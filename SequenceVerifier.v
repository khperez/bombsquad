==> flow/design.v <==
module SequenceVerifier(game_state, seq_key, valid_key, seq_input, verify, clk, rst, result);
    input [7:0] game_state;
    input [15:0] seq_key;
    input [3:0] seq_input;
    input valid_key, verify;
    input clk, rst;
    output reg [1:0] result;
    reg [2:0] level_stage;
    reg [3:0] stage1reg = 0,
              stage1_target = 0,
              stage2reg = 0,
              stage2_target = 0,
              stage3reg = 0,
              stage3_target = 0;
    reg [2:0] stage_counter = 0;
    parameter stage0 = 3'b000,
              stage1 = 3'b001, stage2 = 3'b010,
              stage3 = 3'b011, final_stage = 3'b100,
              stage_fail = 3'b101, level_success = 3'b110;
    always @(posedge clk)
        begin
            if (rst == 0)
                begin
                    level_stage <= stage0;
                    result <= 2'b11;
                    stage1reg <= 0;
                    stage2reg <= 0;
                    stage3reg <= 0;
                    stage1_target <= 0;
                    stage2_target <= 0;
                    stage3_target <= 0;
                    stage_counter <= 0;
                end
            else
                begin
                    case (level_stage)
                        stage0: begin
                                    if (game_state == 8'h10)
                                        begin
                                            level_stage <= stage1;
                                            result <= 2'b11;
                                            stage1reg <= 0;
                                            stage2reg <= 0;
                                            stage3reg <= 0;
                                            stage1_target <= 0;
                                            stage2_target <= 0;
                                            stage3_target <= 0;
                                            stage_counter <= 0;
                                        end
                                    else
                                        begin
                                            level_stage <= stage0;
                                            result <= 2'b00;
                                            stage1reg <= 0;
                                            stage2reg <= 0;
                                            stage3reg <= 0;
                                            stage1_target <= 0;
                                            stage2_target <= 0;
                                            stage3_target <= 0;
                                            stage_counter <= 0;
                                        end
                                end
                        stage1: begin
                                    if (valid_key == 1)
                                        begin
                                            stage1reg <= seq_key[11:8];
                                        end
                                    else if (valid_key == 0)
                                        begin
                                            stage1reg <= stage1reg;
                                        end
                                    if (stage1reg == 4'hE && stage_counter <= 4)
                                        begin
                                            stage1_target <= 4'hB;
                                            if (seq_input == stage1_target && verify == 1)
                                                begin
                                                    if (stage_counter < 3)
                                                        begin
                                                            level_stage <= stage1;
                                                            stage_counter <= stage_counter + 1;
                                                            result <= 2'b00;
                                                        end
                                                    else
                                                        begin
                                                            level_stage <= stage2;
                                                            result <= 2'b11;
                                                            stage_counter <= 0;
                                                        end
                                                end
                                            else if (seq_input != stage1_target && verify == 1)
                                                begin
                                                    result <= 2'b10;
                                                    level_stage <= stage_fail;
                                                end
                                            else
                                                begin
                                                    result <= 2'b00;
                                                    level_stage <= stage1;
                                                end
                                        end
                                    else if (stage1reg == 4'hD && stage_counter <= 4)
                                        begin
                                            stage1_target <= 4'h7;
                                            if (seq_input == stage1_target && verify == 1)
                                                begin
                                                    if (stage_counter < 3)
                                                        begin
                                                            level_stage <= stage1;
                                                            stage_counter <= stage_counter + 1;
                                                            result <= 2'b00;
                                                        end
                                                    else
                                                        begin
                                                            level_stage <= stage2;
                                                            result <= 2'b11;
                                                            stage_counter <= 0;
                                                        end
                                                end
                                            else if (seq_input != stage1_target && verify == 1)
                                                begin
                                                    result <= 2'b10;
                                                    level_stage <= stage_fail;
                                                end
                                            else
                                                begin
                                                    result <= 2'b00;
                                                    level_stage <= stage1;
                                                end
                                        end
                                    else if (stage1reg == 4'hB && stage_counter <= 4)
                                        begin
                                            stage1_target <= 4'hE;
                                            if (seq_input == stage1_target && verify == 1)
                                                begin
                                                    if (stage_counter < 3)
                                                        begin
                                                            level_stage <= stage1;
                                                            stage_counter <= stage_counter + 1;
                                                            result <= 2'b00;
                                                        end
                                                    else
                                                        begin
                                                            level_stage <= stage2;
                                                            result <= 2'b11;
                                                            stage_counter <= 0;
                                                        end
                                                end
                                            else if (seq_input != stage1_target && verify == 1)
                                                begin
                                                    result <= 2'b10;
                                                    level_stage <= stage_fail;
                                                end
                                            else
                                                begin
                                                    result <= 2'b00;
                                                    level_stage <= stage1;
                                                end
                                        end
                                    else if (stage1reg == 4'h7 && stage_counter <= 4)
                                        begin
                                            stage1_target <= 4'hD;
                                            if (seq_input == stage1_target && verify == 1)
                                                begin
                                                    if (stage_counter < 3)
                                                        begin
                                                            level_stage <= stage1;
                                                            stage_counter <= stage_counter + 1;
                                                            result <= 2'b00;
                                                        end
                                                    else
                                                        begin
                                                            level_stage <= stage2;
                                                            result <= 2'b11;
                                                            stage_counter <= 0;
                                                    end
                                                end
                                            else if (seq_input != stage1_target && verify == 1)
                                                begin
                                                    result <= 2'b10;
                                                    level_stage <= stage_fail;
                                                end
                                            else
                                                begin
                                                    result <= 2'b00;
                                                    level_stage <= stage1;
                                                end
                                        end
                                end
                        stage2: begin
                                    if (valid_key == 1)
                                        begin
                                            stage2reg <= seq_key[3:0];
                                        end
                                    else if (valid_key == 0)
                                        begin
                                            stage2reg <= stage2reg;
                                        end
                                    if (stage2reg == 4'hE)
                                        begin
                                            stage2_target <= seq_key[15:12];
                                            if (seq_input == stage2_target && verify == 1)
                                                begin
                                                    if (stage_counter < 3)
                                                        begin
                                                            level_stage <= stage2;
                                                            stage_counter <= stage_counter + 1;
                                                            result <= 2'b00;
                                                        end
                                                    else
                                                        begin
                                                            level_stage <= stage3;
                                                            result <= 2'b11;
                                                            stage_counter <= 0;
                                                        end
                                                end
                                            else if (seq_input != stage2_target && verify == 1)
                                                begin
                                                    result <= 2'b10;
                                                    level_stage <= stage_fail;
                                                end
                                            else
                                                begin
                                                    result <= 2'b00;
                                                    level_stage <= stage2;
                                                end
                                        end
                                    else if (stage2reg == 4'hD)
                                        begin
                                            stage2_target <= seq_key[11:8];
                                            if (seq_input == stage2_target && verify == 1)
                                                begin
                                                    if (stage_counter < 3)
                                                        begin
                                                            level_stage <= stage2;
                                                            stage_counter <= stage_counter + 1;
                                                            result <= 2'b00;
                                                        end
                                                    else
                                                        begin
                                                            level_stage <= stage3;
                                                            result <= 2'b11;
                                                            stage_counter <= 0;
                                                        end
                                                end
                                            else if (seq_input != stage2_target && verify == 1)
                                                begin
                                                    result <= 2'b10;
                                                    level_stage <= stage_fail;
                                                end
                                            else
                                                begin
                                                    result <= 2'b00;
                                                    level_stage <= stage2;
                                                end
                                        end
                                    else if (stage2reg == 4'hB)
                                        begin
                                            stage2_target <= seq_key[7:4];
                                            if (seq_input == stage2_target && verify == 1)
                                                begin
                                                    if (stage_counter < 3)
                                                        begin
                                                            level_stage <= stage2;
                                                            stage_counter <= stage_counter + 1;
                                                            result <= 2'b00;
                                                        end
                                                    else
                                                        begin
                                                            level_stage <= stage3;
                                                            result <= 2'b11;
                                                            stage_counter <= 0;
                                                        end
                                                end
                                            else if (seq_input != stage2_target && verify == 1)
                                                begin
                                                    result <= 2'b10;
                                                    level_stage <= stage_fail;
                                                end
                                            else
                                                begin
                                                    result <= 2'b00;
                                                    level_stage <= stage2;
                                                end
                                        end
                                    else if (stage2reg == 4'h7)
                                        begin
                                            stage2_target <= seq_key[15:12];
                                            if (seq_input == stage2_target && verify == 1)
                                                begin
                                                    if (stage_counter < 3)
                                                        begin
                                                            level_stage <= stage2;
                                                            stage_counter <= stage_counter + 1;
                                                            result <= 2'b00;
                                                        end
                                                    else
                                                        begin
                                                            level_stage <= stage3;
                                                            result <= 2'b11;
                                                            stage_counter <= 0;
                                                        end
                                                end
                                            else if (seq_input != stage2_target && verify == 1)
                                                begin
                                                    result <= 2'b10;
                                                    level_stage <= stage_fail;
                                                end
                                            else
                                                begin
                                                    result <= 2'b10;
                                                    level_stage <= stage2;
                                                end
                                        end
                                end
                        stage3: begin
                                    if (valid_key == 1)
                                        begin
                                            stage3reg <= seq_key[15:12];
                                        end
                                    else if (valid_key == 0)
                                        begin
                                            stage3reg <= stage3reg;
                                        end
                                    if (stage3reg == 4'hE)
                                        begin
                                            case (stage_counter)
                                                2'b00: begin
                                                            stage3_target <= seq_key[3:0];
                                                       end
                                                2'b01: begin
                                                            stage3_target <= seq_key[7:4];
                                                       end
                                                2'b10: begin
                                                            stage3_target <= seq_key[11:8];
                                                       end
                                                2'b11: begin
                                                            stage3_target <= seq_key[15:12];
                                                       end
                                            endcase
                                            if (seq_input == stage3_target && verify == 1)
                                                begin
                                                    if (stage_counter < 3)
                                                        begin
                                                            level_stage <= stage3;
                                                            stage_counter <= stage_counter + 1;
                                                            result <= 2'b00;
                                                        end
                                                    else
                                                        begin
                                                            level_stage <= level_success;
                                                            result <= 2'b01;
                                                            stage_counter <= 0;
                                                        end
                                                end
                                            else if (seq_input != stage3_target && verify == 1)
                                                begin
                                                    result <= 2'b10;
                                                    level_stage <= stage_fail;
                                                end
                                            else
                                                begin
                                                    result <= 2'b00;
                                                    level_stage <= stage3;
                                                end
                                        end
                                    else if (stage3reg == 4'hD)
                                        begin
                                            case (stage_counter)
                                                2'b00: begin
                                                            stage3_target <= seq_key[15:12];
                                                       end
                                                2'b01: begin
                                                            stage3_target <= seq_key[11:8];
                                                       end
                                                2'b10: begin
                                                            stage3_target <= seq_key[7:4];
                                                       end
                                                2'b11: begin
                                                            stage3_target <= seq_key[3:0];
                                                       end
                                            endcase
                                            if (seq_input == stage3_target && verify == 1)
                                                begin
                                                    if (stage_counter < 3)
                                                        begin
                                                            level_stage <= stage3;
                                                            stage_counter <= stage_counter + 1;
                                                            result <= 2'b00;
                                                        end
                                                    else
                                                        begin
                                                            level_stage <= level_success;
                                                            result <= 2'b01;
                                                            stage_counter <= 0;
                                                        end
                                                end
                                            else if (seq_input != stage3_target && verify == 1)
                                                begin
                                                    result <= 2'b10;
                                                    level_stage <= stage_fail;
                                                end
                                            else
                                                begin
                                                    result <= 2'b00;
                                                    level_stage <= stage3;
                                                end
                                        end
                                        else if (stage3reg == 4'hB)
                                            begin
                                                case (stage_counter)
                                                    2'b00: begin
                                                                stage3_target <= seq_key[3:0];
                                                           end
                                                    2'b01: begin
                                                                stage3_target <= seq_key[15:12];
                                                           end
                                                    2'b10: begin
                                                                stage3_target <= seq_key[11:8];
                                                           end
                                                    2'b11: begin
                                                                stage3_target <= seq_key[7:4];
                                                           end
                                                endcase
                                                if (seq_input == stage3_target && verify == 1)
                                                    begin
                                                        if (stage_counter < 3)
                                                            begin
                                                                level_stage <= stage3;
                                                                stage_counter <= stage_counter + 1;
                                                                result <= 2'b00;
                                                            end
                                                        else
                                                            begin
                                                                level_stage <= level_success;
                                                                result <= 2'b01;
                                                                stage_counter <= 0;
                                                            end
                                                    end
                                                else if (seq_input != stage3_target && verify == 1)
                                                    begin
                                                        result <= 2'b10;
                                                        level_stage <= stage_fail;
                                                    end
                                                else
                                                    begin
                                                        result <= 2'b00;
                                                        level_stage <= stage3;
                                                    end
                                            end
                                        else if (stage3reg == 4'h7)
                                            begin
                                                case (stage_counter)
                                                    2'b00: begin
                                                                stage3_target <= seq_key[11:8];
                                                           end
                                                    2'b01: begin
                                                                stage3_target <= seq_key[7:4];
                                                           end
                                                    2'b10: begin
                                                                stage3_target <= seq_key[3:0];
                                                           end
                                                    2'b11: begin
                                                                stage3_target <= seq_key[15:12];
                                                           end
                                                endcase
                                                if (seq_input == stage3_target && verify == 1)
                                                    begin
                                                        if (stage_counter < 3)
                                                            begin
                                                                level_stage <= stage3;
                                                                stage_counter <= stage_counter + 1;
                                                                result <= 2'b00;
                                                            end
                                                        else
                                                            begin
                                                                level_stage <= level_success;
                                                                result <= 2'b01;
                                                                stage_counter <= 0;
                                                            end
                                                    end
                                                else if (seq_input != stage3_target && verify == 1)
                                                    begin
                                                        result <= 2'b10;
                                                        level_stage <= stage_fail;
                                                    end
                                                else
                                                    begin
                                                        result <= 2'b00;
                                                        level_stage <= stage3;
                                                    end
                                            end
                                end
                        level_success: begin
                                            if (game_state == 8'h00)
                                                begin
                                                    level_stage <= stage0;
                                                    result <= 2'b00;
                                                end
                                            else if (game_state == 8'h10)
                                                begin
                                                    level_stage <= stage0;
                                                    result <= 2'b00;
                                                end
                                            else if (game_state == 8'h20)
                                                begin
                                                    level_stage <= level_success;
                                                    result <= 2'b01;
                                                end
                                       end
                        stage_fail: begin
                                        if (game_state == 8'h00)
                                            begin
                                                level_stage <= stage0;
                                                result <= 2'b00;
                                            end
                                        else if (game_state == 8'h10)
                                            begin
                                                level_stage <= stage0;
                                                result <= 2'b00;
                                            end
                                        else if (game_state == 8'h20)
                                            begin
                                                level_stage <= stage_fail;
                                                result <= 2'b10;
                                            end
                                    end
                    endcase
                end
        end
endmodule
### Step by step through the tools: SequenceVerifier

What the tools print for SequenceVerifier, step after step.
Lines are those of the file above, counted from 1.
Operators: Yosys type, input widths -> output width; for muxes data width and select width s.
Cell names lack the library's common part.
A cell with -- has no value.

* top module: SequenceVerifier
* clock port: clk
* library: sky130hd
* library corner: tt_025C_1v80

### Word-level counts

Source: Yosys, flattened and elaborated, memories not mapped. Widths are those after wreduce. Registers that Yosys merges into a memory's read port (data or address) are not register bits. Print and check cells do not count.

* $add $sub $neg: 1
* multipliers: 0
* divide/modulo/power cells: 0
* magnitude comparators: 2
* equal/unequal tests: 37
* shift-type cells: 0
* mux-type cells: 100
* bitwise gates (word level): 0
* reductions and logical operators: 26

Operators by type and width (number)
* $mux 3: 41
* $pmux 4 s4: 4
* $mux 4: 15
* $mux 2: 28
* $pmux 4 s2: 6
* $eq 4x4->1 const B: 9
* $ne 5x5->1 const B: 4
* $pmux 3 s6: 1
* $eq 3x2->1 const B: 4
* $eq 4x3->1 const B: 3
* $eq 4x4->1: 3
* $ne 4x4->1: 3
* $pmux 3 s4: 1
* $pmux 2 s6: 1
* $logic_and 1x1->1: 10
* $reduce_and 2->1: 5
* $ne 4x4->1 const B: 2
* $eq 8x5->1 const B: 1
* $eq 8x6->1 const B: 1
* $logic_not 8->1: 1
* $ne 2x2->1 const B: 3
* $reduce_bool 2->1: 3
* $eq 3x1->1 const B: 2
* $eq 3x3->1 const B: 2
* $logic_not 3->1: 2
* $reduce_and 6->1: 1
* $reduce_bool 6->1: 1
* $reduce_and 4->1: 1

Other operator kinds: 6; their cells: 8.

* register bits after elaboration: 32
* latch bits: 0
* RAM bits: 0
* ROM bits: 0
* clocked read ports x word width: 0
* memories: 0
* bits of input ports: 32
* output and inout port bits: 2
* cells after elaboration: 175

### Depth

Yosys ltp: most cells in a row. Word level: on the elaborated netlist, between registers, memories and ports. Mapped: between sequential cells and ports; inverters and the memories' decode and read muxes count.

* depth after elaboration: 9
* ABC_AREA: 0
* mapped depth: 9
* gate-level depth less buffers: 8

### After synthesis

The flow's flattened synthesis, as Yosys stat reports it; memories are mapped. The netlist is that of the ABC_AREA named above (0 if unset); the other value can give another one.
Totals and module areas in this step are rounded.

* cells in the netlist: 308
* mapped area: 2500 µm²
* sequential part of the area: 700 µm²
* mapped flip-flops: 35
* buffers: 19

Cells by type
* dfxtp_1: number 35, area in all 700.672 µm²
* nor2b_1: number 24, area in all 150.144 µm²
* a32oi_1: number 14, area in all 122.618 µm²
* xnor2_1: number 14, area in all 122.618 µm²
* a22oi_1: number 15, area in all 112.608 µm²
* a21oi_1: number 17, area in all 85.082 µm²
* mux2i_1: number 8, area in all 80.077 µm²
* nand2_1: number 19, area in all 71.318 µm²
* o21ai_0: number 13, area in all 65.062 µm²
* nor2_1: number 17, area in all 63.811 µm²
* ha_1: number 5, area in all 62.56 µm²
* nand4_1: number 9, area in all 56.304 µm²
* a21boi_0: number 7, area in all 52.55 µm²
* clkbuf_1: number 14, area in all 52.55 µm²
* nand3_1: number 9, area in all 45.043 µm²
* nor3b_1: number 5, area in all 37.536 µm²
* a22o_1: number 4, area in all 35.034 µm²
* a21o_1: number 4, area in all 30.029 µm²

Other cell types: 36; their cells: 75.

### Worst setup path after synthesis

Path of least setup slack by OpenSTA after synthesis, without wires, with an ideal clock, recovery checks aside; 20% of the period is set as input and as output delay. Where synthesis merged equal registers, the netlist keeps one of their names.

* path kind: reg-to-reg
* start: register stage_counter[0]
* end: register (no name shown)
* clock period: 2090 ps
* library setup time: 118 ps
* launch time at the first pin: 0 ps
* data arrival time: 1810 ps
* data required time: 1972 ps
* setup slack: 162 ps
* delay of the path: 1928 ps
* stages: 10
* buffers on the path: 1
* period reached after synthesis: 1928 ps

"delay of the path" is the arrival time less input delay plus setup time.
"stages": output pins that drive a net of the path, with the launching flip-flop's if there is one; two outputs of one cell count as two.
"period reached after synthesis" is the clock period less the worst setup slack; recovery checks do not enter. This is arithmetic on one report: input and output delays are still those of the set period (20% each).
The rows between start and end are the longest chain of elaborated cells between them; the timing report does not say that the signal goes this way. Where chains are equally long, one stands for them.
Each line given opens the expression or statement behind the cell; cells for indexed reads and writes are added by Yosys, which also makes memories of some case tables.
A register here has more assigning lines than the two given.

* cell sequence: dfxtp_1 > inv_1 > ha_1 > nor2b_1 > clkbuf_1 > a222oi_1 > a21boi_0 > o221ai_1 > a32oi_1 > nor2b_1
* cells in the longest elaborated chain: 7
* elaborated cells between the ends (all ways): 15
* classes of those cells: 4 x eq/ne; 9 x mux; 2 x reduce/logical

RTL lines, path after synthesis
* start: declaration: RTL line 15 `reg [2:0] stage_counter = 0;`
* start: assignment: RTL line 80 `stage_counter <= stage_counter + 1;`
* start: assignment: RTL line 109 `stage_counter <= stage_counter + 1;`
* $eq 3x2->1: RTL line 452 `case (stage_counter)`
* $pmux 4 s4: RTL line 452
* $mux 4: RTL line 450 `else if (stage3reg == 4'h7)`
* $mux 4: RTL line 408 `else if (stage3reg == 4'hB)`
* $mux 4: RTL line 366 `else if (stage3reg == 4'hD)`
* $mux 4: RTL line 324 `if (stage3reg == 4'hE)`
* $pmux 4 s2: RTL line 36 `case (level_stage)`
* end: assignment: RTL line 328
* end: assignment: RTL line 331
* end: declaration: RTL line 14

### Timing after layout

Path of least setup slack in the final report of stored run 1 (OpenROAD, finished layout, wires in). Where an end is a register, its clock arrival counts in the times.
The path's times are printed in steps of 10 ps; the period is the one set.

* path kind: reg-to-reg
* start: register stage_counter[2]
* end: register (no name shown)
* clock period: 2950 ps
* library setup time: 100 ps
* launch time at the first pin: 290 ps
* data arrival time: 2550 ps
* data required time: 3130 ps
* setup slack: 580 ps
* stages: 10
* buffers on the path: 2

The rows between start and end are the longest chain of elaborated cells between them; the timing report does not say that the signal goes this way. Where chains are equally long, one stands for them.
A register here has more assigning lines than the two given.

* cell sequence: dfxtp_1 > buf_2 > inv_1 > ha_1 > clkbuf_1 > a22o_1 > o31ai_1 > o221ai_1 > a32oi_1 > nor2b_1
* cells in the longest elaborated chain: 7
* elaborated cells between the ends (all ways): 15
* classes of those cells: 4 x eq/ne; 9 x mux; 2 x reduce/logical

RTL lines, path after layout
* start: declaration: RTL line 15 `reg [2:0] stage_counter = 0;`
* start: assignment: RTL line 80 `stage_counter <= stage_counter + 1;`
* start: assignment: RTL line 109 `stage_counter <= stage_counter + 1;`
* $eq 3x2->1: RTL line 452 `case (stage_counter)`
* $pmux 4 s4: RTL line 452
* $mux 4: RTL line 450 `else if (stage3reg == 4'h7)`
* $mux 4: RTL line 408 `else if (stage3reg == 4'hB)`
* $mux 4: RTL line 366 `else if (stage3reg == 4'hD)`
* $mux 4: RTL line 324 `if (stage3reg == 4'hE)`
* $pmux 4 s2: RTL line 36 `case (level_stage)`
* end: assignment: RTL line 328
* end: assignment: RTL line 331
* end: declaration: RTL line 14

Lab notebook: SequenceVerifier

Design SequenceVerifier on sky130hd. What follows are 2 stored runs of the flow, each under its own settings; their order means nothing. The constraints put input and output delay at 20% of the set period each and load the outputs with 0.01 pF.
"achieved period" = clock period - worst setup slack. The figure is calculated, with input and output delays left at 20% of the set period.
"time on the worst setup path" is the time allowed to the run's worst setup path (the clock period less input and output delay, where it has them) less its slack. Clock arrival times count: a late capture clock shortens it, a late launch clock lengthens it.
By "total power of the final layout" is meant OpenSTA's value without simulated activity: inputs other than the clock are taken to toggle once in ten clock periods, and the tool carries that through the logic.
"time on the worst setup path" is known to 10 ps.
Results are given in rounded form.

### Stored run 1

Settings: `period_ns=2.95`, `CORE_UTILIZATION=30`, `SETUP_SLACK_MARGIN=0.41`, `PLACE_DENSITY_LB_ADDON=0.05`, `CORE_ASPECT_RATIO=1.04`, `CORE_MARGIN=6`, `CELL_PAD_IN_SITES_GLOBAL_PLACEMENT=2`, `GPL_TIMING_DRIVEN=0`, `GPL_ROUTABILITY_DRIVEN=0`, `CTS_CLUSTER_SIZE=100`, `MAX_ROUTING_LAYER=met5`, `CAP_MARGIN=20`, `SLEW_MARGIN=20`

- Area of the synthesized netlist: 2,500 µm²
- Overall die area: 11,000 µm²
- Standard-cell area after routing: 3,100 µm²
- Post-route utilization: 39%
- Worst setup slack after layout: 580 ps
- Total negative slack: 0 ps
- Worst hold slack in the final report: 490 ps
- Total power of the final layout: 1.1 mW
- Achieved period: 2,367 ps
- Time on the worst setup path: 2,370 ps
- Type of the worst setup path: reg-to-reg

### Stored run 2

Settings: `period_ns=1.95`, `CORE_UTILIZATION=25`, `SETUP_SLACK_MARGIN=0.09`, `PLACE_DENSITY_LB_ADDON=0.19`, `HOLD_SLACK_MARGIN=0.02`, `CORE_ASPECT_RATIO=1.69`, `TNS_END_PERCENT=85`, `ABC_AREA=1`, `CAP_MARGIN=20`, `CORE_MARGIN=2`, `SLEW_MARGIN=20`

- Area of the synthesized netlist: 2,800 µm²
- Overall die area: 12,000 µm²
- Standard-cell area after routing: 3,700 µm²
- Post-route utilization: 33%
- Worst setup slack after layout: 200 ps
- Total negative slack: 0 ps
- Worst hold slack in the final report: 480 ps
- Total power of the final layout: 1.7 mW
- Achieved period: 1,748 ps
- Time on the worst setup path: 1,360 ps
- Type of the worst setup path: input-to-reg
