==> flow/design.v <==
module LCDController(clk, reset, state, user, score, lcd_on, lcd_en, lcd_flag);
  input clk, reset;
  input [7:0] state, score;
  input [3:0] user;
  output lcd_on, lcd_en;
  output [9:0] lcd_flag;
  reg lcd_on, lcd_en;
  reg [9:0] lcd_flag;
  reg lcd_activate;
  reg [21:0] counter;
  reg [3:0] fsm, fsm_next;
  reg [5:0] char_cur;
  reg [7:0] data1 [0:15];
  reg [7:0] data2 [0:15];
  reg [7:0] data_user [0:5];
  reg [7:0] data_score [0:1];
  parameter C_1MS = 50000, C_2MS = 100000, C_20MS = 1000000, C_45MS = 2250000;
  parameter S_POWER = 1, S_FNCTNSET = 2, S_DISPCNTRL = 3, S_DISPOFF = 4, S_DISPCLR = 5, S_ENTRYMODE = 6, S_WRITEDATA = 7, S_PUSH = 8; 
  always @(posedge clk) begin
    if (reset == 0) begin
     counter <= 0; 
     fsm <= S_POWER;
     lcd_on <= 1;
     lcd_en <= 1;
     lcd_activate <= 1;
     char_cur <= 0;
    end
    else if (lcd_activate == 1) begin
      case (user)
	4'b1100: begin
	  data_user[0] <= "K";
	  data_user[1] <= "A";
	  data_user[2] <= "T";
	  data_user[3] <= " ";
	  data_user[4] <= " ";
	  data_user[5] <= " ";
	end
	4'b0011: begin
	  data_user[0] <= "S";
	  data_user[1] <= "E";
	  data_user[2] <= "R";
	  data_user[3] <= "G";
	  data_user[4] <= "I";
	  data_user[5] <= "O";
	end
	4'b1101: begin
	  data_user[0] <= "D";
	  data_user[1] <= "A";
	  data_user[2] <= "N";
	  data_user[3] <= "I";
	  data_user[4] <= "E";
	  data_user[5] <= "L";
	end
	4'b0100: begin
	  data_user[0] <= "R";
	  data_user[1] <= "A";
	  data_user[2] <= "F";
	  data_user[3] <= "A";
	  data_user[4] <= "E";
	  data_user[5] <= "L";
	end
	default: begin
	  data_user[0] <= "E";
	  data_user[1] <= "R";
	  data_user[2] <= "R";
	  data_user[3] <= "O";
	  data_user[4] <= "R";
	  data_user[5] <= "!";
	end
    endcase
      case (score)
	8'b0000: begin data_score[0] <= "0"; data_score[1] <= "0"; end
	8'b0001: begin data_score[0] <= "0"; data_score[1] <= "1"; end
	8'b0010: begin data_score[0] <= "0"; data_score[1] <= "2"; end
	8'b0011: begin data_score[0] <= "0"; data_score[1] <= "3"; end
	8'b0100: begin data_score[0] <= "0"; data_score[1] <= "4"; end
	8'b0101: begin data_score[0] <= "0"; data_score[1] <= "5"; end
	8'b0110: begin data_score[0] <= "0"; data_score[1] <= "6"; end
	8'b0111: begin data_score[0] <= "0"; data_score[1] <= "7"; end
	8'b1000: begin data_score[0] <= "0"; data_score[1] <= "8"; end
	8'b1001: begin data_score[0] <= "0"; data_score[1] <= "9"; end
	8'b1010: begin data_score[0] <= "1"; data_score[1] <= "0"; end
	default: begin data_score[0] <= "X"; data_score[1] <= "X"; end
      endcase
      case (state)
	8'h00: begin
	  data1[0]  <= " ";
	  data1[1]  <= " ";
	  data1[2]  <= " ";
	  data1[3]  <= "B";
	  data1[4]  <= "O";
	  data1[5]  <= "M";
	  data1[6]  <= "B";
	  data1[7]  <= " ";
	  data1[8]  <= "S";
	  data1[9]  <= "Q";
	  data1[10] <= "U";
	  data1[11] <= "A";
	  data1[12] <= "D";
	  data1[13] <= " ";
	  data1[14] <= " ";
	  data1[15] <= " ";
	  data2[0]  <= "E";
	  data2[1]  <= "N";
	  data2[2]  <= "T"; 
	  data2[3]  <= "E"; 
	  data2[4]  <= "R";
	  data2[5]  <= " "; 
	  data2[6]  <= "C"; 
	  data2[7]  <= "R"; 
	  data2[8]  <= "E"; 
	  data2[9]  <= "D";
	  data2[10] <= "E";
	  data2[11] <= "N";
	  data2[12] <= "T";
	  data2[13] <= "I";
	  data2[14] <= "A";
	  data2[15] <= "L";
	end
	8'h01: begin
	  data1[0]  <= " ";
	  data1[1]  <= "A";
	  data1[2]  <= "C";
	  data1[3]  <= "C";
	  data1[4]  <= "E";
	  data1[5]  <= "S";
	  data1[6]  <= "S";
	  data1[7]  <= " ";
	  data1[8]  <= "G";
	  data1[9]  <= "R";
	  data1[10] <= "A";
	  data1[11] <= "N";
	  data1[12] <= "T";
	  data1[13] <= "E";
	  data1[14] <= "D";
	  data1[15] <= " ";
	  data2[0]  <= " ";
	  data2[1]  <= " ";
	  data2[2]  <= " "; 
	  data2[3]  <= " "; 
	  data2[4]  <= "W";
	  data2[5]  <= "E"; 
	  data2[6]  <= "L"; 
	  data2[7]  <= "C"; 
	  data2[8]  <= "O"; 
	  data2[9]  <= "M";
	  data2[10] <= "E";
	  data2[11] <= "!";
	  data2[12] <= " ";
	  data2[13] <= " ";
	  data2[14] <= " ";
	  data2[15] <= " ";
	end
	8'h02: begin 
	  data1[0]  <= " ";
	  data1[1]  <= " ";
	  data1[2]  <= " ";
	  data1[3]  <= " ";
	  data1[4]  <= " ";
	  data1[5]  <= "A";
	  data1[6]  <= "C";
	  data1[7]  <= "C";
	  data1[8]  <= "E";
	  data1[9]  <= "S";
	  data1[10] <= "S";
	  data1[11] <= " ";
	  data1[12] <= " ";
	  data1[13] <= " ";
	  data1[14] <= " ";
	  data1[15] <= " ";
	  data2[0]  <= " ";
	  data2[1]  <= " ";
	  data2[2]  <= " "; 
	  data2[3]  <= " "; 
	  data2[4]  <= " ";
	  data2[5]  <= "D"; 
	  data2[6]  <= "E"; 
	  data2[7]  <= "N"; 
	  data2[8]  <= "I"; 
	  data2[9]  <= "E";
	  data2[10] <= "D";
	  data2[11] <= " ";
	  data2[12] <= " ";
	  data2[13] <= " ";
	  data2[14] <= " ";
	  data2[15] <= " ";
	end
	8'h10: begin 
	  data1[0]  <= "B";
	  data1[1]  <= "O";
	  data1[2]  <= "M";
	  data1[3]  <= "B";
	  data1[4]  <= " ";
	  data1[5]  <= "A";
	  data1[6]  <= "C";
	  data1[7]  <= "T";
	  data1[8]  <= "I";
	  data1[9]  <= "V";
	  data1[10] <= "A";
	  data1[11] <= "T";
	  data1[12] <= "E";
	  data1[13] <= "D";
	  data1[14] <= " ";
	  data1[15] <= " ";
	  data2[0]  <= "O";
	  data2[1]  <= "P";
	  data2[2]  <= "E"; 
	  data2[3]  <= "R"; 
	  data2[4]  <= "A";
	  data2[5]  <= "T"; 
	  data2[6]  <= "I"; 
	  data2[7]  <= "V"; 
	  data2[8]  <= "E";
	  data2[9]  <= ":";
	  data2[10] <= data_user[0];
	  data2[11] <= data_user[1];
	  data2[12] <= data_user[2];
	  data2[13] <= data_user[3];
	  data2[14] <= data_user[4];
	  data2[15] <= data_user[5];
	end
	8'h20: begin 
	  data1[0]  <= "B";
	  data1[1]  <= "O";
	  data1[2]  <= "M";
	  data1[3]  <= "B";
	  data1[4]  <= " ";
	  data1[5]  <= "D";
	  data1[6]  <= "E";
	  data1[7]  <= "A";
	  data1[8]  <= "C";
	  data1[9]  <= "T";
	  data1[10] <= "I";
	  data1[11] <= "V";
	  data1[12] <= "A";
	  data1[13] <= "T";
	  data1[14] <= "E";
	  data1[15] <= "D";
	  data2[0]  <= " ";
	  data2[1]  <= " ";
	  data2[2]  <= "S"; 
	  data2[3]  <= "U";
	  data2[4]  <= "C";
	  data2[5]  <= "C"; 
	  data2[6]  <= "E"; 
	  data2[7]  <= "S"; 
	  data2[8]  <= "S"; 
	  data2[9]  <= "F";
	  data2[10] <= "U";
	  data2[11] <= "L";
	  data2[12] <= "L";
	  data2[13] <= "Y";
	  data2[14] <= " ";
	  data2[15] <= " ";
	end
	8'h21: begin 
	  data1[0]  <= " ";
	  data1[1]  <= " ";
	  data1[2]  <= "G";
	  data1[3]  <= "A";
	  data1[4]  <= "M";
	  data1[5]  <= "E";
	  data1[6]  <= " ";
	  data1[7]  <= "S";
	  data1[8]  <= "U";
	  data1[9]  <= "C";
	  data1[10] <= "C";
	  data1[11] <= "E";
	  data1[12] <= "S";
	  data1[13] <= "S";
	  data1[14] <= " ";
	  data1[15] <= " ";
	  data2[0]  <= " ";
	  data2[1]  <= " ";
	  data2[2]  <= "S"; 
	  data2[3]  <= "E"; 
	  data2[4]  <= "Q";
	  data2[5]  <= "U"; 
	  data2[6]  <= "E"; 
	  data2[7]  <= "N"; 
	  data2[8]  <= "C"; 
	  data2[9]  <= "E";
	  data2[10] <= " ";
	  data2[11] <= "E";
	  data2[12] <= "N";
	  data2[13] <= "D";
	  data2[14] <= " ";
	  data2[15] <= " ";
	end
	8'h30: begin 
	  data1[0]  <= " ";
	  data1[1]  <= "B";
	  data1[2]  <= "O";
	  data1[3]  <= "M";
	  data1[4]  <= "B";
	  data1[5]  <= " ";
	  data1[6]  <= "D";
	  data1[7]  <= "E";
	  data1[8]  <= "T";
	  data1[9]  <= "O";
	  data1[10] <= "N";
	  data1[11] <= "A";
	  data1[12] <= "T";
	  data1[13] <= "E";
	  data1[14] <= "D";
	  data1[15] <= " ";
	  data2[0]  <= " ";
	  data2[1]  <= "Y";
	  data2[2]  <= "O"; 
	  data2[3]  <= "U"; 
	  data2[4]  <= "R";
	  data2[5]  <= " "; 
	  data2[6]  <= "S"; 
	  data2[7]  <= "C"; 
	  data2[8]  <= "O"; 
	  data2[9]  <= "R";
	  data2[10] <= "E";
	  data2[11] <= ":";
	  data2[12] <= " ";
	  data2[13] <= data_score[0];
	  data2[14] <= data_score[1];
	  data2[15] <= " ";
	end
	8'h31: begin 
	  data1[0]  <= " ";
	  data1[1]  <= " ";
	  data1[2]  <= " ";
	  data1[3]  <= "G";
	  data1[4]  <= "A";
	  data1[5]  <= "M";
	  data1[6]  <= "E";
	  data1[7]  <= " ";
	  data1[8]  <= " ";
	  data1[9]  <= "O";
	  data1[10] <= "V";
	  data1[11] <= "E";
	  data1[12] <= "R";
	  data1[13] <= " ";
	  data1[14] <= " ";
	  data1[15] <= " ";
	  data2[0]  <= " ";
	  data2[2]  <= "S"; 
	  data2[3]  <= "E"; 
	  data2[4]  <= "Q";
	  data2[5]  <= "U"; 
	  data2[6]  <= "E"; 
	  data2[7]  <= "N"; 
	  data2[8]  <= "C"; 
	  data2[9]  <= "E";
	  data2[10] <= " ";
	  data2[11] <= "E";
	  data2[12] <= "N";
	  data2[13] <= "D";
	  data2[14] <= " ";
	  data2[15] <= " ";
	end
	default: begin 
	  data1[0]  <= " ";
	  data1[1]  <= "U";
	  data1[2]  <= "N";
	  data1[3]  <= "K";
	  data1[4]  <= "N";
	  data1[5]  <= "O";
	  data1[6]  <= "W";
	  data1[7]  <= "N";
	  data1[8]  <= " ";
	  data1[9]  <= " ";
	  data1[10] <= "S";
	  data1[11] <= "T";
	  data1[12] <= "A";
	  data1[13] <= "T";
	  data1[14] <= "E";
	  data1[15] <= " ";
	  data2[0]  <= " ";
	  data2[1]  <= " ";
	  data2[2]  <= " "; 
	  data2[3]  <= " "; 
	  data2[4]  <= " ";
	  data2[5]  <= " "; 
	  data2[6]  <= " "; 
	  data2[7]  <= " "; 
	  data2[8]  <= " "; 
	  data2[9]  <= " ";
	  data2[10] <= " ";
	  data2[11] <= " ";
	  data2[12] <= " ";
	  data2[13] <= " ";
	  data2[14] <= " ";
	  data2[15] <= " ";
	end
      endcase
      case (fsm) 
        S_POWER: begin
          lcd_on <= 1;
          lcd_en <= 1;
	  lcd_flag <= 10'b00_0011_1000;  
	  fsm <= S_PUSH;
          fsm_next <= S_FNCTNSET;
	end
        S_FNCTNSET: begin
          lcd_en <= 1;
          lcd_flag <= 10'b00_0011_1000;  
	  fsm <= S_PUSH;
	  fsm_next <= S_DISPOFF;
        end
	S_DISPOFF: begin
          lcd_en <= 1;
          lcd_flag <= 10'b00_0000_1000;  
	  fsm <= S_PUSH;
	  fsm_next <= S_DISPCLR;
	end
	S_DISPCLR: begin
          lcd_en <= 1;
          lcd_flag <= 10'b00_0000_0001;  
	  fsm <= S_PUSH;
	  fsm_next <= S_DISPCNTRL;
	end
        S_DISPCNTRL: begin
          lcd_en <= 1;
          lcd_flag <= 10'b00_0000_1100;  
	  fsm <= S_PUSH;
	  fsm_next <= S_ENTRYMODE;
        end
        S_ENTRYMODE: begin
          lcd_en <= 1;
          lcd_flag <= 10'b00_0000_0110;  
	  fsm <= S_PUSH;
	  fsm_next <= S_WRITEDATA;
        end
        S_WRITEDATA: begin
          lcd_en <= 1;
	  fsm <= S_PUSH;
	  case (char_cur)
            0:  begin lcd_flag <= {2'b10, data1[0]}; end
            1:  begin lcd_flag <= {2'b10, data1[1]}; end
            2:  begin lcd_flag <= {2'b10, data1[2]}; end
            3:  begin lcd_flag <= {2'b10, data1[3]}; end
            4:  begin lcd_flag <= {2'b10, data1[4]}; end
            5:  begin lcd_flag <= {2'b10, data1[5]}; end
            6:  begin lcd_flag <= {2'b10, data1[6]}; end
            7:  begin lcd_flag <= {2'b10, data1[7]}; end
            8:  begin lcd_flag <= {2'b10, data1[8]}; end
            9:  begin lcd_flag <= {2'b10, data1[9]}; end
	    10: begin lcd_flag <= {2'b10, data1[10]}; end
            11: begin lcd_flag <= {2'b10, data1[11]}; end
            12: begin lcd_flag <= {2'b10, data1[12]}; end
            13: begin lcd_flag <= {2'b10, data1[13]}; end
            14: begin lcd_flag <= {2'b10, data1[14]}; end
            15: begin lcd_flag <= {2'b10, data1[15]}; end
	    16: begin lcd_flag <= 10'b00_1100_0000; end  
            17: begin lcd_flag <= 10'b00_1100_0000; end  
            18: begin lcd_flag <= {2'b10, data2[0]}; end
            19: begin lcd_flag <= {2'b10, data2[1]}; end
            20: begin lcd_flag <= {2'b10, data2[2]}; end
            21: begin lcd_flag <= {2'b10, data2[3]}; end
            22: begin lcd_flag <= {2'b10, data2[4]}; end
            23: begin lcd_flag <= {2'b10, data2[5]}; end
            24: begin lcd_flag <= {2'b10, data2[6]}; end
            25: begin lcd_flag <= {2'b10, data2[7]}; end
            26: begin lcd_flag <= {2'b10, data2[8]}; end
            27: begin lcd_flag <= {2'b10, data2[9]}; end
	    28: begin lcd_flag <= {2'b10, data2[10]}; end
            29: begin lcd_flag <= {2'b10, data2[11]}; end
            30: begin lcd_flag <= {2'b10, data2[12]}; end
            31: begin lcd_flag <= {2'b10, data2[13]}; end
            32: begin lcd_flag <= {2'b10, data2[14]}; end
            33: begin lcd_flag <= {2'b10, data2[15]}; end
            34: begin lcd_flag <= 10'b00_1000_0000; end  
	    35: begin lcd_flag <= 10'b00_1000_0000; end  
            default: begin lcd_flag <= {2'b10, "*"}; end  
          endcase
	  if (char_cur == 35) begin
	    fsm_next <= S_WRITEDATA;
	    char_cur <= 0;
	  end
	  else begin
	    fsm_next <= S_WRITEDATA;
	    char_cur <= char_cur + 1;
	  end
        end
	S_PUSH: begin
	  if (counter == C_2MS) begin
	    lcd_en <= 1;
	    counter <= 0;
	    fsm <= fsm_next;
	  end
	  else if (counter == 1) begin
	    lcd_en <= 0;
	    counter <= counter + 1;
	  end
          else begin
 	    counter <= counter + 1;
	  end
	end
        default: begin end
      endcase
    end
    else lcd_activate <= 0;
  end
endmodule
* Step by step through the tools: LCDController
What the tools print for LCDController, step after step.
Line numbers count from 1 in the design file above.
Operators: Yosys type, input widths -> output width; for muxes data width and select width s.
Library cell names are shortened.
Not given: n/a
- Top module :: LCDController
- Clock port :: clk
- Library :: sky130hd
- Corner :: tt_025C_1v80

* Elaborated design
Yosys after proc, flatten, opt, wreduce and memory -nomap, before mapping. Print and check cells are not counted. Equal cells are merged and count once.
Yosys's memory passes give these memory sizes; they may raise the number of words (mostly to a power of two), join words into wider ones and drop unused or constant bits.
- ROM bits :: 160
- Memories :: 1
- Register bits :: 368
- Clocked read ports x word width :: 10
- Output and inout port bits :: 12
- Bitwise operators :: 1
- Reductions and logical operators :: 44
- Equality and inequality tests :: 58
- Add/sub/neg operators :: 2
- Mux-type cells :: 49
** Memory list
- (no name shown) :: depth 16, width 10, read ports 1, write ports 0, line 71
** Operator list (number)
- $pmux 10 s34 :: 1
- $pmux 7 s6 :: 7
- $pmux 7 s5 :: 7
- $pmux 7 s4 :: 4
- $pmux 7 s7 :: 2
- $eq 6x5->1 const B :: 16
- $pmux 8 s4 :: 3
- $pmux 7 s3 :: 3
- $pmux 10 s6 :: 1
- $eq 6x4->1 const B :: 8
- $pmux 8 s6 :: 1
- $pmux 8 s5 :: 1
- $reduce_or 2->1 :: 16
- $eq 8x6->1 const B :: 4
- $pmux 5 s6 :: 1
- $pmux 7 s2 :: 2
- $reduce_or 3->1 :: 9
- $eq 6x3->1 const B :: 4
- $eq 6x6->1 const B :: 4
- $pmux 8 s3 :: 1
- $pmux 4 s6 :: 1
- $add 22x1->22 const B :: 1
- $eq 22x1->1 const B :: 1
- $eq 22x17->1 const B :: 1
- $mux 22 :: 1
- $eq 4x3->1 const B :: 5
- $pmux 5 s4 :: 1
- $pmux 8 s2 :: 1
Not listed: further kinds 31, cells in them 47.

* Depth
Yosys ltp: most cells in a row. Word level: on the elaborated netlist, between registers, memories and ports. Mapped: between sequential cells and ports; inverters and the memories' decode and read muxes count.
- Word-level depth :: 4
- ABC_AREA :: 0
- Gate-level depth with buffers :: 10
- Gate-level depth less buffers :: 9

* Netlist
Source: synth_stat.txt of the flow (Yosys; design flattened, memories mapped). It holds for the ABC_AREA given above (unset counts as 0); a run with the other value may have another netlist.
** Cell types
- edfxtp_1 :: number 226, area in all 6.79E+03 um^2
- dfxtp_1 :: number 33, area in all 660.634 um^2
- nor2_1 :: number 119, area in all 446.678 um^2
- nand2_1 :: number 117, area in all 439.171 um^2
- a22oi_1 :: number 41, area in all 307.795 um^2
- inv_1 :: number 81, area in all 304.042 um^2
- a32oi_1 :: number 22, area in all 192.685 um^2
- xnor2_1 :: number 20, area in all 175.168 um^2
- o21ai_0 :: number 32, area in all 160.154 um^2
- mux2i_1 :: number 15, area in all 150.144 um^2
- nand3_1 :: number 28, area in all 140.134 um^2
- clkbuf_1 :: number 34, area in all 127.622 um^2
- xor2_1 :: number 14, area in all 122.618 um^2
- and2_1 :: number 19, area in all 118.864 um^2
- nand4_1 :: number 19, area in all 118.864 um^2
- a21oi_1 :: number 23, area in all 115.11 um^2
- and3_1 :: number 16, area in all 100.096 um^2
- ha_1 :: number 7, area in all 87.584 um^2
Other cell types: 52; their cells: 178.
- Buffers :: 56
- Flip-flop cells :: 259
- Area of sequential cells :: 7447.1 um^2
- Mapped area :: 11848.9 um^2
- Mapped cells :: 1044

* Worst setup path after synthesis
Source: OpenSTA report_checks on the synthesized netlist (no wires, ideal clock, input and output delay 20% of the period each), path of least setup slack; recovery checks are left aside. Register names are those of the netlist, which keeps one name where synthesis merged equal registers.
- Kind :: register to register
- From :: reg char_cur[0]
- To :: reg lcd_flag[5]
- Period :: 2.03 ns
- Path buffers :: 1
- Delay of the path :: 2.098 ns
- Required time :: 1.873 ns
- Data arrival time :: 1.941 ns
- Driving pins on the path :: 10
- Slack :: -0.067 ns
- Library setup time :: 0.157 ns
- Period reached after synthesis :: 2.097 ns
"delay of the path" = arrival - input delay + setup time.
"driving pins on the path": output pins that drive a net of the path, with the launching flip-flop's if there is one; two outputs of one cell count as two.
"period reached after synthesis" is the clock period less the worst setup slack; recovery checks do not enter. This is arithmetic on one report: input and output delays are still those of the set period (20% each).
Between the ends stands the longest chain of elaborated cells between them, by number of cells; it is not shown to be the way that was timed. Of several equally long chains one is given.
Each line given opens the expression or statement behind the cell; cells for indexed reads and writes are added by Yosys, which also makes memories of some case tables.
A register here has more assigning lines than the two given.
- Cells stage by stage :: dfxtp_1 inv_1 ha_1 buf_2 or3b_2 nor2_1 a22oi_1 nand4_1 a211oi_1 a32oi_1
- Cells in the longest elaborated chain :: 4
- Elaborated cells between the ends (all ways) :: 40
- Classes of those cells :: 35 x eq/ne; 2 x mux; 3 x reduce/logical
** Ends and longest elaborated chain, after synthesis
- start: declaration :: line 12 : reg [5:0] char_cur;
- start: assignment :: line 26 : char_cur <= 0;
- start: assignment :: line 478 : char_cur <= char_cur + 1;
- $eq 6x6->1 :: line 433 : case (char_cur)
- $reduce_or 2->1
- $pmux 10 s34 :: line 433
- $pmux 10 s6 :: line 392 : case (fsm)
- end: assignment :: line 434 : 0:  begin lcd_flag <= {2'b10, data1[0]}; end
- end: assignment :: line 435 : 1:  begin lcd_flag <= {2'b10, data1[1]}; end
- end: declaration :: line 6 : output [9:0] lcd_flag;

* Worst path after layout
From the final timing report of stored run 1: the path of least setup slack in the routed layout; clock arrival at registers is part of the times.
- Kind :: register to register
- From :: reg char_cur[0]
- To :: reg lcd_flag[5]
- Slack :: -0.52 ns
- Library setup time :: 0.15 ns
- Driving pins on the path :: 11
- Period :: 1.84 ns
- Required time :: 2.21 ns
- Path buffers :: 3
- Data arrival time :: 2.73 ns
Between the ends stands the longest chain of elaborated cells between them, by number of cells; it is not shown to be the way that was timed. Of several equally long chains one is given.
A register here has more assigning lines than the two given.
- Cells stage by stage :: dfxtp_4 ha_2 or3b_4 buf_4 buf_4 nor2_4 a22oi_1 nand4_1 a211oi_2 buf_4 a32oi_1
- Cells in the longest elaborated chain :: 4
- Elaborated cells between the ends (all ways) :: 40
- Classes of those cells :: 35 x eq/ne; 2 x mux; 3 x reduce/logical
** Ends and longest elaborated chain, after layout
- start: declaration :: line 12 : reg [5:0] char_cur;
- start: assignment :: line 26 : char_cur <= 0;
- start: assignment :: line 478 : char_cur <= char_cur + 1;
- $eq 6x6->1 :: line 433 : case (char_cur)
- $reduce_or 2->1
- $pmux 10 s34 :: line 433
- $pmux 10 s6 :: line 392 : case (fsm)
- end: assignment :: line 434 : 0:  begin lcd_flag <= {2'b10, data1[0]}; end
- end: assignment :: line 435 : 1:  begin lcd_flag <= {2'b10, data1[1]}; end
- end: declaration :: line 6 : output [9:0] lcd_flag;

Measured data: module LCDController, platform sky130hd, 2 stored runs of the flow under differing settings, order arbitrary. Input and output delays are each 20% of the period that was set; the output load is 0.01 pF.
"time on the worst setup path" = time allowed to the worst setup path (clock period - input delay - output delay, where it has them) - its slack; a late launch clock adds to it, a late capture clock takes from it.

* Stored run 1
** Files
==> flow/run.sh <==
#!/bin/bash
# the make line also repeats the synthesis and layout settings of config.mk as NAME=value (left out here)
make -C /OpenROAD-flow-scripts/flow DESIGN_CONFIG=/design/flow/config.mk WORK_HOME=/design/flow/orfs CLKGATE_MAP_FILE= finish
==> flow/config.mk <==
export PLATFORM = sky130hd
export DESIGN_NAME = LCDController
export DESIGN_NICKNAME = LCDController
export VERILOG_FILES = /design/flow/design.v
export SDC_FILE = /design/flow/constraint.sdc
export NUM_CORES = 4
export LEC_CHECK = 0
export CAP_MARGIN = 30
export CORE_MARGIN = 7
export CORE_UTILIZATION = 42
export CTS_CLUSTER_DIAMETER = 68
export CTS_CLUSTER_SIZE = 88
export GPL_ROUTABILITY_DRIVEN = 1
export GPL_TIMING_DRIVEN = 1
export PLACE_DENSITY = 0.56
export SETUP_SLACK_MARGIN = -0.01
export SLEW_MARGIN = 20
export TNS_END_PERCENT = 55
==> flow/constraint.sdc <==
create_clock -name core_clock -period 1.84 [get_ports {clk}]
set_input_delay 0.3680 -clock core_clock [delete_from_list [all_inputs] [get_ports {clk}]]
set_output_delay 0.3680 -clock core_clock [all_outputs]
set_load 0.01 [all_outputs]
** Results
- Area of the die :: 33,111.3 um^2
- Setup TNS :: -3.515 ns
- Mapped cell area after synthesis :: 11,848.9 um^2
- Standard-cell area after layout :: 15,772.6 um^2
- Utilization of the finished layout :: 0.568
- Worst hold slack after layout :: 0.220 ns
- Setup slack of the worst path :: -0.524 ns
- Time on the worst setup path :: 2.36 ns
- Worst setup path type :: register to register

* Stored run 2
** Files
==> flow/run.sh <==
#!/bin/bash
# the make line also repeats the synthesis and layout settings of config.mk as NAME=value (left out here)
make -C /OpenROAD-flow-scripts/flow DESIGN_CONFIG=/design/flow/config.mk WORK_HOME=/design/flow/orfs CLKGATE_MAP_FILE= finish
==> flow/config.mk <==
export PLATFORM = sky130hd
export DESIGN_NAME = LCDController
export DESIGN_NICKNAME = LCDController
export VERILOG_FILES = /design/flow/design.v
export SDC_FILE = /design/flow/constraint.sdc
export NUM_CORES = 4
export LEC_CHECK = 0
export CAP_MARGIN = 20
export CORE_MARGIN = 2
export CORE_UTILIZATION = 66
export SLEW_MARGIN = 20
==> flow/constraint.sdc <==
create_clock -name core_clock -period 2.57 [get_ports {clk}]
set_input_delay 0.5140 -clock core_clock [delete_from_list [all_inputs] [get_ports {clk}]]
set_output_delay 0.5140 -clock core_clock [all_outputs]
set_load 0.01 [all_outputs]
** Results
- Time on the worst setup path :: 2.53 ns
- Worst setup path type :: register to register
- Standard-cell area after layout :: 14,476.4 um^2
- Setup slack of the worst path :: 0.040 ns
- Mapped cell area after synthesis :: 11,848.9 um^2
- Utilization of the finished layout :: 0.831
- Setup TNS :: 0.000 ns
- Area of the die :: 19,041.2 um^2
- Worst hold slack after layout :: 0.343 ns
